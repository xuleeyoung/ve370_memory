==> flow/design.v <==
`timescale 1ns / 1ps
module CPU (
    input  hit_miss,
    input  clock,
    output read_write,
    output [13:0] address,
    output [31:0] write_data
);
    parameter  request_total = 12;  
    reg [4:0]  request_num;
    reg        read_write_test[request_total-1:0];
    reg [13:0]  address_test[request_total-1:0];
    reg [31:0] write_data_test[request_total-1:0]; 
    initial begin
        #10 request_num = 0;
        read_write_test[0] = 0; address_test[0] = 14'b00000110101001; write_data_test[0] = 0;
        read_write_test[1] = 1; address_test[1] = 14'b00000110100001; write_data_test[1] = 32'h000000ac;
        read_write_test[2] = 1; address_test[2] = 14'b00000110101100; write_data_test[2] = 32'hffffffac;
        read_write_test[3] = 1; address_test[3] = 14'b00001111100100; write_data_test[3] = 32'hffffffac;
        read_write_test[4] = 0; address_test[4] = 14'b00000111001000; write_data_test[4] = 0;
        read_write_test[5] = 0; address_test[5] = 14'b00001010100101; write_data_test[5] = 0;
        read_write_test[6] = 0; address_test[6] = 14'b00000010100101; write_data_test[6] = 0;
        read_write_test[7] = 1; address_test[7] = 14'b00000110100101; write_data_test[7] = 32'haabbccdd;
        read_write_test[8] = 1; address_test[8] = 14'b00010010100100; write_data_test[8] = 32'haabbccdd;
        read_write_test[9] = 1; address_test[9] = 14'b00000010101111; write_data_test[9] = 32'haabbccaa;
        read_write_test[10] = 0; address_test[10] = 14'b00001111001000; write_data_test[10] = 0;
        read_write_test[11] = 0; address_test[11] = 14'b10000111001000; write_data_test[11] = 0;
    end
    always @(posedge clock) begin
        if (hit_miss == 1) request_num = request_num + 1;
        else request_num = request_num;
    end
    assign address      = address_test[request_num];
    assign read_write   = read_write_test[request_num];
    assign write_data   = write_data_test[request_num]; 
endmodule
# From RTL to reports: CPU
# The steps from the RTL of CPU to its reports follow in flow order.
# Line numbers count from 1 in the design file above.
# Operators carry their Yosys type and port widths (W data, S select, Z words).
# Cell names lack the library's common part.
# A cell with -- has no value.
dict set report design {
  top {CPU}
  clk_port {clock}
  cell_library {sky130hd}
  lib_corner {tt_025C_1v80}
}

# After elaboration
# Yosys after proc, flatten, opt, wreduce and memory -nomap, before mapping. Enables and synchronous resets that opt folds into registers are not counted as muxes. Memory bits, and registers merged into a memory's read port (data or address), are not among the register bits. Print and check cells are not counted.
# Memory sizes are those after Yosys's memory passes, which may raise the word count (mostly to a power of two), join words into wider ones and drop unused or constant bits.
dict set report op_classes {
  addsub 1
}
# operator count
set op_table {}
lappend op_table {{$add A5 B1 Y5 const B} 1}
dict set report bits {
  ff_bits 5
  word_cells 5
  input_bits 2
  mem_count 3
  output_inout_bits 47
  mem_bits_ro 516
}
# memory size word_bits rd write_ports line
set memory_table {}
lappend memory_table {write_data_test 12 32 1 0 13} ;# reg [31:0] write_data_test[request_total-1:0];
lappend memory_table {address_test 12 10 1 0 12} ;# reg [13:0]  address_test[request_total-1:0];
lappend memory_table {read_write_test 12 1 1 0 11} ;# reg        read_write_test[request_total-1:0];

# Logic depth
# Longest topological path by Yosys (ltp), each cell counted once; first at word level (registers and memories cut), then after technology mapping (sequential cells cut; the memories' decode and read muxes count).
dict set report logic_depth {
  ltp_word 1
  ABC_AREA 0
  depth_mapped 5
  mapped_depth_nobuf 4
}

# Synthesis result
# Yosys stat after the flow's synthesis: flattened, memories mapped to cells. It holds for the ABC_AREA given above (unset counts as 0); a run with the other value may have another netlist.
# type count
set types {}
lappend types {buf_4 31}
lappend types {edfxtp_1 4}
lappend types {ha_1 6}
lappend types {buf_6 3}
lappend types {mux2i_1 3}
lappend types {o31ai_1 3}
lappend types {and2_1 3}
lappend types {a21oi_1 3}
lappend types {a2bb2oi_2 1}
lappend types {inv_1 4}
lappend types {a22oi_2 1}
lappend types {nand2b_1 2}
lappend types {nor2b_1 2}
lappend types {o31ai_2 1}
lappend types {mux2_2 1}
lappend types {or2_4 1}
lappend types {xnor2_1 1}
lappend types {and2b_1 1}
# Not listed: further types 7, cells in them 10.
dict set report synth_totals {
  cells 81
  flip_flops 4
  buf_cells 34
  yosys_area_um2 708.2
}

# Timing after synthesis
# Path of least setup slack by OpenSTA after synthesis, without wires, with an ideal clock, recovery checks aside; 20% of the period is set as input and as output delay. Where synthesis merged equal registers, the netlist keeps one of their names.
dict set report synth_path {
  path_kind {register to output}
  from {register request_num[1]}
  to {output port write_data[11]}
  driving_pins 5
  path_buffers 1
  output_delay_ns 0.688
  required_ns 2.752
  tclk_ns 3.44
  arrival_time_ns 2.126
  setup_slack_ns 0.626
  delay_ns 2.126
  period_less_setup_slack_ns 2.814
}
# "delay_ns" is the arrival time less input delay plus setup time.
# A path that ends at an output port has no setup time.
# "driving_pins": output pins that drive a net of the path, with the launching flip-flop's if there is one; two outputs of one cell count as two.
# "period_less_setup_slack_ns" = period - worst setup slack (recovery checks aside). The figure is calculated, with input and output delays left at 20% of the set period.
# The rows between start and end are the longest chain of elaborated cells between them; the timing report does not say that the signal goes this way. Where chains are equally long, one stands for them.
# Each line given opens the expression or statement behind the cell; cells for indexed reads and writes are added by Yosys, which also makes memories of some case tables.
# The chain passes a memory read, where the word-level depth is cut; so it can be longer than that depth.
dict set report synth_via {
  path_cell_list {edfxtp_1 -> ha_1 -> nor2b_1 -> o31ai_1 -> buf_4}
  elab_chain_len 1
  cone_cells 1
  lines_between 1
}
# item line
set synth_rtl {}
lappend synth_rtl {{from (decl)} 10} ;# reg [4:0]  request_num;
lappend synth_rtl {{from (assign)} 30} ;# if (hit_miss == 1) request_num = request_num + 1;
lappend synth_rtl {{from (assign)} 31} ;# else request_num = request_num;
lappend synth_rtl {{$mem_v2 Z12 W32} 13} ;# reg [31:0] write_data_test[request_total-1:0];
lappend synth_rtl {{to (decl)} 7} ;# output [31:0] write_data
# Nets of the timed path that keep an RTL name, with a line that drives or declares them; the list need not be complete.
# net line
set synth_nets {}
lappend synth_nets {write_data[10] 35} ;# assign write_data   = write_data_test[request_num];

# Path in the finished layout
# From the final timing report of run 1: the path of least setup slack in the routed layout; clock arrival at registers is part of the times.
dict set report layout_path {
  path_kind {register to output}
  from {register request_num[1]}
  to {output port address[0]}
  path_buffers 1
  driving_pins 6
  setup_slack_ns 0.46
  required_ns 2.67
  tclk_ns 3.34
  output_delay_ns 0.67
  arrival_time_ns 2.21
}
# The rows between start and end are the longest chain of elaborated cells between them; the timing report does not say that the signal goes this way. Where chains are equally long, one stands for them.
# The chain passes a memory read, where the word-level depth is cut; so it can be longer than that depth.
dict set report layout_via {
  path_cell_list {edfxtp_1 -> inv_1 -> ha_1 -> and2_1 -> o31ai_1 -> clkdlybuf4s50_1}
  elab_chain_len 1
  cone_cells 1
  lines_between 1
}
# item line
set layout_rtl {}
lappend layout_rtl {{from (decl)} 10} ;# reg [4:0]  request_num;
lappend layout_rtl {{from (assign)} 30} ;# if (hit_miss == 1) request_num = request_num + 1;
lappend layout_rtl {{from (assign)} 31} ;# else request_num = request_num;
lappend layout_rtl {{$mem_v2 Z12 W10} 12} ;# reg [13:0]  address_test[request_total-1:0];
lappend layout_rtl {{to (decl)} 6} ;# output [13:0] address,

--- measured runs ---
CPU through Yosys and OpenROAD on sky130hd: 2 stored runs, unordered, with their settings and measured results. The constraints put input and output delay at 20% of the set period each and load the outputs with 0.01 pF.
"period_less_ws_ns" means the clock period less the worst setup slack. The figure is calculated, with input and output delays left at 20% of the set period.

# run 1
==> flow/run.sh <==
#!/bin/bash
# the make line also repeats the synthesis and layout settings of config.mk as NAME=value (left out here)
make -C /OpenROAD-flow-scripts/flow DESIGN_CONFIG=/design/flow/config.mk WORK_HOME=/design/flow/orfs CLKGATE_MAP_FILE= finish
==> flow/config.mk <==
export PLATFORM = sky130hd
export DESIGN_NAME = CPU
export DESIGN_NICKNAME = CPU
export VERILOG_FILES = /design/flow/design.v
export SDC_FILE = /design/flow/constraint.sdc
export NUM_CORES = 4
export LEC_CHECK = 0
export CAP_MARGIN = 20
export CORE_MARGIN = 2
export CORE_UTILIZATION = 40
export SETUP_SLACK_MARGIN = 0.19
export SLEW_MARGIN = 20
==> flow/constraint.sdc <==
create_clock -name core_clock -period 3.34 [get_ports {clock}]
set_input_delay 0.6680 -clock core_clock [delete_from_list [all_inputs] [get_ports {clock}]]
set_output_delay 0.6680 -clock core_clock [all_outputs]
set_load 0.01 [all_outputs]

==> run 1: results <==
yosys.chip_area_um2=708.2
design_die_area_um2=2122.9
finalCellArea_um2=948.4
utilization_pct=56.1
fin_ws_ns=0.464
final_setup_tns_ns=0.000
period_less_ws_ns=2.876

# run 2
==> flow/run.sh <==
#!/bin/bash
# the make line also repeats the synthesis and layout settings of config.mk as NAME=value (left out here)
make -C /OpenROAD-flow-scripts/flow DESIGN_CONFIG=/design/flow/config.mk WORK_HOME=/design/flow/orfs CLKGATE_MAP_FILE= finish
==> flow/config.mk <==
export PLATFORM = sky130hd
export DESIGN_NAME = CPU
export DESIGN_NICKNAME = CPU
export VERILOG_FILES = /design/flow/design.v
export SDC_FILE = /design/flow/constraint.sdc
export NUM_CORES = 4
export LEC_CHECK = 0
export CAP_MARGIN = 10
export CELL_PAD_IN_SITES_GLOBAL_PLACEMENT = 3
export CORE_MARGIN = 2
export CORE_UTILIZATION = 29
export CTS_CLUSTER_DIAMETER = 157
export GPL_ROUTABILITY_DRIVEN = 1
export MAX_ROUTING_LAYER = met4
export PLACE_DENSITY_LB_ADDON = 0.13
export SETUP_SLACK_MARGIN = 0.86
export SLEW_MARGIN = 40
export TNS_END_PERCENT = 90
==> flow/constraint.sdc <==
create_clock -name core_clock -period 4.7 [get_ports {clock}]
set_input_delay 0.9400 -clock core_clock [delete_from_list [all_inputs] [get_ports {clock}]]
set_output_delay 0.9400 -clock core_clock [all_outputs]
set_load 0.01 [all_outputs]

==> run 2: results <==
yosys.chip_area_um2=708.2
design_die_area_um2=2853.2
finalCellArea_um2=959.7
utilization_pct=42.6
fin_ws_ns=1.570
final_setup_tns_ns=0.000
period_less_ws_ns=3.130
--- end ---
